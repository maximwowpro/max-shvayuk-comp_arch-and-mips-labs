==> flow/design.v <==
module program_counter_mips(clk, instruction, is_jump, ptr, reset);
input clk ;
input reset;
input is_jump;			 
input [31 : 0] instruction ;	 
output reg [31:0] ptr;		 
always @(posedge clk )
begin
	if (reset)
		ptr = 32'd0;
	else if (is_jump)
		ptr[27 : 0] = (instruction[25:0] << 2);
	else 
		ptr = ptr + 32'd4;
end
endmodule
Step by step through the tools: program_counter_mips --
Tool output for the design above, in the order of the flow. Lines are those of the file above, counted from 1. Operators carry their Yosys type and port widths (W data, S select, Z words). Cell names lack the library's common part. The mark -- stands for no value.
Inputs: design top program_counter_mips, clock port clk, library sky130hd, corner tt_025C_1v80

Word-level counts --
Source: Yosys, flattened and elaborated, memories not mapped. Widths are those after wreduce. Registers that Yosys merges into a memory's read port (data or address) are not register bits. Print and check cells do not count. Equal cells are merged and count once.
Storage and ports: register bits 32, bits in latches 0, bits in writable memories 0, bits in read-only memories 0, clocked read ports x word width 0, memories kept 0, input bits 35
Cells by class: add/subtract/negate cells 1, multipliers 0, div/mod/pow operators 0, magnitude comparators 0, eq/ne operators 0, shift-type cells 0, muxes and demuxes 1, bitwise operators 0, reductions and logical operators 1
Operators with widths (count):
- $add A32 B3 Y32 const B | 1
- $mux W28 | 1
- $reduce_or A2 Y1 | 1

Depth --
Yosys ltp: most cells in a row. Word level: on the elaborated netlist, between registers, memories and ports. Mapped: between sequential cells and ports; inverters and the memories' decode and read muxes count.
Depth: word-level depth 2, ABC_AREA 0, depth in mapped cells 6, depth with buffers taken out 5

Netlist --
Yosys stat after the flow's synthesis: flattened, memories mapped to cells. It holds for the ABC_AREA given above (unset counts as 0); a run with the other value may have another netlist. Totals and module areas in this step are rounded.
Synthesis totals: mapped cells 207, mapped area 1740 µm², flip-flops 30
Cell types:
- dfxtp_1 | count 30, area in all 600.576 µm²
- a211oi_1 | count 13, area in all 97.594 µm²
- nor2_1 | count 21, area in all 78.826 µm²
- nand4_1 | count 12, area in all 75.072 µm²
- nand3_1 | count 14, area in all 70.067 µm²
- xnor2_1 | count 8, area in all 70.067 µm²
- o31ai_1 | count 9, area in all 67.565 µm²
- or4_1 | count 9, area in all 67.565 µm²
- a311oi_1 | count 7, area in all 61.309 µm²
- a21oi_1 | count 9, area in all 45.043 µm²
- nand2_1 | count 12, area in all 45.043 µm²
- xor2_1 | count 5, area in all 43.792 µm²
- clkbuf_8 | count 3, area in all 41.29 µm²
- and4_1 | count 4, area in all 35.034 µm²
- inv_1 | count 8, area in all 30.029 µm²
- and3_1 | count 4, area in all 25.024 µm²
- nor3_1 | count 5, area in all 25.024 µm²
- nor4_1 | count 4, area in all 25.024 µm²
Not listed: further types 20, cells in them 30.

Worst setup path after synthesis --
OpenSTA on the mapped netlist: ideal clock, no wires. The path of least setup slack (recovery checks aside). Input and output delay are each 20% of the period. Register names are those of the netlist, which keeps one name where synthesis merged equal registers.
Path after synthesis: path type reg-to-reg, start reg ptr[2], end reg ptr[24], period 1.93 ns, library setup time 0.091 ns, data arrival time 1.644 ns, slack 0.195 ns, delay of the path 1.735 ns, driving pins on the path 6, synthesis period reached 1.735 ns
"delay of the path" = arrival - input delay + setup time. "driving pins on the path": output pins that drive a net of the path, with the launching flip-flop's if there is one; two outputs of one cell count as two. "synthesis period reached" is the clock period less the worst setup slack; recovery checks do not enter. This is arithmetic on one report: input and output delays are still those of the set period (20% each). The rows between start and end are the longest chain of elaborated cells between them; the timing report does not say that the signal goes this way. Where chains are equally long, one stands for them. Each line given opens the expression or statement behind the cell; cells for indexed reads and writes are added by Yosys, which also makes memories of some case tables. A register here has more assigning lines than the two given.
On the way, after synthesis: cell sequence dfxtp_1 ha_1 and2_2 nand2_1 or4_1 a311oi_1, cells in the longest elaborated chain 2, elaborated cells on any way between the ends 2, source lines of those cells 2, those cells by class add/sub (1); mux (1)
Ends and longest elaborated chain, after synthesis:
- from (decl) | RTL line 6 | output reg [31:0] ptr;
- from (assign) | RTL line 12 | ptr[27 : 0] = (instruction[25:0] << 2);
- from (assign) | RTL line 14 | ptr = ptr + 32'd4;
- $add A32 B3 Y32 | RTL line 14
- $mux W28 | RTL line 11 | else if (is_jump)
- to (assign) | RTL line 12
- to (assign) | RTL line 14
- to (decl) | RTL line 6

Timing after layout --
From the final timing report of record 1: the path of least setup slack in the routed layout; clock arrival at registers is part of the times.
Path after layout: path type reg-to-reg, start reg ptr[11], end reg ptr[22], period 2.74 ns, library setup time 0.08 ns, data arrival time 2.23 ns, slack 0.77 ns, driving pins on the path 5
The rows between start and end are the longest chain of elaborated cells between them; the timing report does not say that the signal goes this way. Where chains are equally long, one stands for them. A register here has more assigning lines than the two given.
On the way, after layout: cell sequence dfxtp_1 nand4_1 nor4_1 nand4_1 a311oi_1, cells in the longest elaborated chain 2, elaborated cells on any way between the ends 2, source lines of those cells 2, those cells by class add/sub (1); mux (1)
Ends and longest elaborated chain, after layout:
- from (decl) | RTL line 6 | output reg [31:0] ptr;
- from (assign) | RTL line 12 | ptr[27 : 0] = (instruction[25:0] << 2);
- from (assign) | RTL line 14 | ptr = ptr + 32'd4;
- $add A32 B3 Y32 | RTL line 14
- $mux W28 | RTL line 11 | else if (is_jump)
- to (assign) | RTL line 12
- to (assign) | RTL line 14
- to (decl) | RTL line 6

==> results <==
Settings and measured results of 2 stored flow runs for module program_counter_mips (sky130hd), not sorted in any way. The constraints put input and output delay at 20% of the set period each and load the outputs with 0.01 pF.
"achieved clock period" means the clock period less the worst setup slack. The figure is calculated, with input and output delays left at 20% of the set period.
"worst setup path time": the worst setup path's part of the clock period (all of it between registers, 20% less for each end at a port) less its slack. A launch clock that arrives late makes it longer, a capture clock that arrives late makes it shorter.
"power" is the tool's figure for a default switching activity; nothing was simulated.
Values from the reports are rounded here.
[record 1] settings: period_ns=2.74, CORE_UTILIZATION=50, SETUP_SLACK_MARGIN=0.04, PLACE_DENSITY=0.6, TNS_END_PERCENT=40, CTS_CLUSTER_DIAMETER=51, SLEW_MARGIN=40, CAP_MARGIN=20, CORE_MARGIN=2
[record 1] result: chip area after synthesis (Yosys) 1740 µm², die area 3970 µm², standard-cell area of the final layout 2360 µm², worst setup slack after layout 0.768 ns, power 939 uW, achieved clock period 1.972 ns, worst setup path time 1.97 ns, worst setup path kind reg-to-reg
[record 2] settings: period_ns=1.26, CORE_UTILIZATION=45, SETUP_SLACK_MARGIN=-0.06, PLACE_DENSITY_LB_ADDON=0.27, CORE_MARGIN=7, CELL_PAD_IN_SITES_DETAIL_PLACEMENT=0, GPL_TIMING_DRIVEN=0, CTS_CLUSTER_SIZE=30, CAP_MARGIN=15, SLEW_MARGIN=20
[record 2] result: chip area after synthesis (Yosys) 1740 µm², die area 5800 µm², standard-cell area of the final layout 3290 µm², worst setup slack after layout -0.487 ns, power 2530 uW, achieved clock period 1.747 ns, worst setup path time 1.75 ns, worst setup path kind reg-to-reg
