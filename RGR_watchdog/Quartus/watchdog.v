==> flow/design.v <==
module watchdog_timer (i_clk, i_clrwdt, i_wait_period, i_rst_period, o_fail_safe, o_hardware_rst);
	input i_clk;
	input i_clrwdt;
	input [31:0] i_wait_period;	 
	input [31:0] i_rst_period;	 
	output reg o_fail_safe;
	output reg o_hardware_rst;
	reg [31:0] counter_1;		 
	reg [31:0] counter_2;		 
	reg [31:0] counter_3;		 
	always @(posedge i_clk) begin
		if (i_clrwdt) begin
			counter_1 <= i_wait_period;
			counter_2 <= i_wait_period;
			counter_3 <= i_rst_period;
			o_fail_safe <= 0;
			o_hardware_rst <= 0;
		end	
		if (counter_1 == 32'd0)		 
			o_fail_safe <= 1;
		else if (counter_1 != 32'd0)
			counter_1 <= counter_1 - 1;
		if (counter_2 == 32'd0)		 
			o_hardware_rst <= 1;
		else if (counter_1 == 32'd0 && counter_2 != 32'd0)
			counter_2 <= counter_2 - 1;
		if (counter_3 == 32'd0) begin	 
			o_fail_safe <= 0;
			o_hardware_rst <= 0;
			counter_1 <= i_wait_period;
			counter_2 <= i_wait_period;
			counter_3 <= i_rst_period;
		end else if (counter_2 == 32'd0 && counter_3 != 32'd0)
			counter_3 <= counter_3 - 1;
	end
endmodule
# Tool chain data of watchdog_timer
# The steps from the RTL of watchdog_timer to its reports follow in flow order.
# Line numbers count from 1 in the design file above.
# The mark n/a stands for no value.
dict set report inputs {
  top {watchdog_timer}
  clock_port {i_clk}
  lib {sky130hd}
  pvt_corner {tt_025C_1v80}
}

# After elaboration
# Source: Yosys, flattened and elaborated, memories not mapped. Widths are those after wreduce. Registers that Yosys merges into a memory's read port (data or address) are not register bits. Print and check cells do not count. Equal cells are merged and count once.
dict set report word_totals {
  ff_bits 98
  in_bits 66
  out_inout_bits 2
  elab_cells 33
}
dict set report op_classes {
  addsub 3
  mux 14
  n_reduce_logical 11
}
# operator count
set ops {}
lappend ops {{32-bit two-way mux} 11}
lappend ops {{32-bit by 1-bit subtractor with 32-bit output with constant B} 3}
lappend ops {{32-bit logical NOT} 3}
lappend ops {{32-bit nonzero test} 3}
lappend ops {{2-bit nonzero test} 2}
lappend ops {{3-bit nonzero test} 1}
lappend ops {{1-bit two-way mux} 3}
lappend ops {{1-bit logical AND} 2}

# Depth
# Yosys ltp: most cells in a row. Word level: on the elaborated netlist, between registers, memories and ports. Mapped: between sequential cells and ports; inverters and the memories' decode and read muxes count.
dict set report depth {
  word_depth 5
  ABC_AREA 1
  mapped_depth 13
  ltp_nobuf 12
}

# Netlist
# The flow's flattened synthesis, as Yosys stat reports it; memories are mapped. The netlist is that of the ABC_AREA named above (0 if unset); the other value can give another one.
# Totals and module areas in this step are rounded.
dict set report synth_totals {
  cell_count 1151
  mapped_area_um2 7590
  seqArea_um2 2600
  ff_cells 98
  n_buf 29
}
# cell count area_total_um2
set types {}
lappend types {sky130_fd_sc_hd__edfxtp_1 64 1.92E+03}
lappend types {sky130_fd_sc_hd__nand2_1 463 1.74E+03}
lappend types {sky130_fd_sc_hd__dfxtp_1 34 680.653}
lappend types {sky130_fd_sc_hd__nor2_1 165 619.344}
lappend types {sky130_fd_sc_hd__xor2_1 40 350.336}
lappend types {sky130_fd_sc_hd__nand3_1 69 345.331}
lappend types {sky130_fd_sc_hd__o21ai_0 60 300.288}
lappend types {sky130_fd_sc_hd__inv_1 79 296.534}
lappend types {sky130_fd_sc_hd__xnor2_1 16 140.134}
lappend types {sky130_fd_sc_hd__a21oi_1 27 135.13}
lappend types {sky130_fd_sc_hd__nand4_1 19 118.864}
lappend types {sky130_fd_sc_hd__buf_6 10 112.608}
lappend types {sky130_fd_sc_hd__nor2_4 10 112.608}
lappend types {sky130_fd_sc_hd__nor2_2 16 100.096}
lappend types {sky130_fd_sc_hd__nand3b_1 12 90.086}
lappend types {sky130_fd_sc_hd__nand2_2 12 75.072}
lappend types {sky130_fd_sc_hd__ha_1 5 62.56}
lappend types {sky130_fd_sc_hd__nor2_8 3 60.058}
# Other cell types: 23; their cells: 47.

# Worst setup path after synthesis
# OpenSTA on the mapped netlist: ideal clock, no wires. The path of least setup slack (recovery checks aside). Input and output delay are each 20% of the period. Register names are those of the netlist, which keeps one name where synthesis merged equal registers.
dict set report synth_timing {
  path_type {flip-flop to flip-flop}
  startpoint {register (name not given)}
  endpoint {register (name not given)}
  tclk_ns 3.39
  setup_time_ns 0.560
  launch_ns 0.000
  arrival_ns 2.183
  required_time_ns 2.830
  setup_slack_ns 0.647
  path_delay_ns 2.743
  driving_pins 8
  path_buffers 1
  period_less_setup_slack_ns 2.743
}
# "path_delay_ns" is the arrival time less input delay plus setup time.
# "driving_pins" counts driving pins, that of a launching flip-flop among them; a cell with two outputs on the path counts twice.
# "period_less_setup_slack_ns" = period - worst setup slack (recovery checks aside). The figure is calculated, with input and output delays left at 20% of the set period.
dict set report synth_via {
  path_cell_list {sky130_fd_sc_hd__edfxtp_1 -> sky130_fd_sc_hd__inv_1 -> sky130_fd_sc_hd__ha_1 -> sky130_fd_sc_hd__nand3_1 -> sky130_fd_sc_hd__nor3_4 -> sky130_fd_sc_hd__nand3_4 -> sky130_fd_sc_hd__buf_6 -> sky130_fd_sc_hd__nand3b_1}
}
# Chain of elaborated cells between the ends: none given.

# Path in the finished layout
# Path of least setup slack in the final report of run 1 (OpenROAD, finished layout, wires in). Where an end is a register, its clock arrival counts in the times.
dict set report layout_timing {
  path_type {flip-flop to flip-flop}
  startpoint {register (name not given)}
  endpoint {register (name not given)}
  tclk_ns 2.84
  setup_time_ns 0.24
  launch_ns 0.37
  arrival_ns 2.28
  required_time_ns 2.95
  setup_slack_ns 0.67
  driving_pins 9
  path_buffers 2
}
dict set report layout_via {
  path_cell_list {sky130_fd_sc_hd__edfxtp_1 -> sky130_fd_sc_hd__inv_2 -> sky130_fd_sc_hd__ha_2 -> sky130_fd_sc_hd__nand3_2 -> sky130_fd_sc_hd__nor3_4 -> sky130_fd_sc_hd__nand3_4 -> sky130_fd_sc_hd__buf_6 -> sky130_fd_sc_hd__nand3b_1 -> sky130_fd_sc_hd__buf_6}
}
# Chain of elaborated cells between the ends: none given.

==> results <==
Record of 2 stored runs of the RTL-to-layout flow on watchdog_timer, platform sky130hd. The runs are unordered. Constraints: input delay and output delay 20% of the set period each, output load 0.01 pF.
"achieved_clock_period_ns" means the clock period less the worst setup slack. The figure is calculated, with input and output delays left at 20% of the set period.
By "power_total_uw" is meant OpenSTA's value without simulated activity: inputs other than the clock are taken to toggle once in ten clock periods, and the tool carries that through the logic.
The results are shown rounded.

# run 1
==> flow/run.sh <==
#!/bin/bash
# the make line also repeats the synthesis and layout settings of config.mk as NAME=value (left out here)
make -C /OpenROAD-flow-scripts/flow DESIGN_CONFIG=/design/flow/config.mk WORK_HOME=/design/flow/orfs CLKGATE_MAP_FILE= finish
==> flow/config.mk <==
export PLATFORM = sky130hd
export DESIGN_NAME = watchdog_timer
export DESIGN_NICKNAME = watchdog_timer
export VERILOG_FILES = /design/flow/design.v
export SDC_FILE = /design/flow/constraint.sdc
export NUM_CORES = 4
export LEC_CHECK = 0
export ABC_AREA = 1
export CAP_MARGIN = 20
export CELL_PAD_IN_SITES_GLOBAL_PLACEMENT = 1
export CORE_MARGIN = 2
export CORE_UTILIZATION = 33
export GPL_TIMING_DRIVEN = 0
export PLACE_DENSITY = 0.9
export SETUP_SLACK_MARGIN = 0.57
export SLEW_MARGIN = 20
==> flow/constraint.sdc <==
create_clock -name core_clock -period 2.84 [get_ports {i_clk}]
set_input_delay 0.5680 -clock core_clock [delete_from_list [all_inputs] [get_ports {i_clk}]]
set_output_delay 0.5680 -clock core_clock [all_outputs]
set_load 0.01 [all_outputs]

==> run 1: results <==
worst_setup_slack_ns=0.668
final_util_pct=40.5
achieved_clock_period_ns=2.172
power_total_uw=4200
final_hold_ws_ns=0.475
total_negative_slack_ns=0.000
final_die_area_um2=24200
ys_area_um2=7590

# run 2
==> flow/run.sh <==
#!/bin/bash
# the make line also repeats the synthesis and layout settings of config.mk as NAME=value (left out here)
make -C /OpenROAD-flow-scripts/flow DESIGN_CONFIG=/design/flow/config.mk WORK_HOME=/design/flow/orfs CLKGATE_MAP_FILE= finish
==> flow/config.mk <==
export PLATFORM = sky130hd
export DESIGN_NAME = watchdog_timer
export DESIGN_NICKNAME = watchdog_timer
export VERILOG_FILES = /design/flow/design.v
export SDC_FILE = /design/flow/constraint.sdc
export NUM_CORES = 4
export LEC_CHECK = 0
export ABC_AREA = 0
export CAP_MARGIN = 30
export CELL_PAD_IN_SITES_DETAIL_PLACEMENT = 2
export CELL_PAD_IN_SITES_GLOBAL_PLACEMENT = 1
export CORE_MARGIN = 7
export CORE_UTILIZATION = 32
export CTS_CLUSTER_DIAMETER = 244
export GPL_ROUTABILITY_DRIVEN = 1
export SETUP_SLACK_MARGIN = 0.49
export SLEW_MARGIN = 20
==> flow/constraint.sdc <==
create_clock -name core_clock -period 5.11 [get_ports {i_clk}]
set_input_delay 1.0220 -clock core_clock [delete_from_list [all_inputs] [get_ports {i_clk}]]
set_output_delay 1.0220 -clock core_clock [all_outputs]
set_load 0.01 [all_outputs]

==> run 2: results <==
worst_setup_slack_ns=1.56
final_util_pct=39.8
achieved_clock_period_ns=3.555
power_total_uw=1730
final_hold_ws_ns=0.463
total_negative_slack_ns=0.000
final_die_area_um2=22800
ys_area_um2=6010
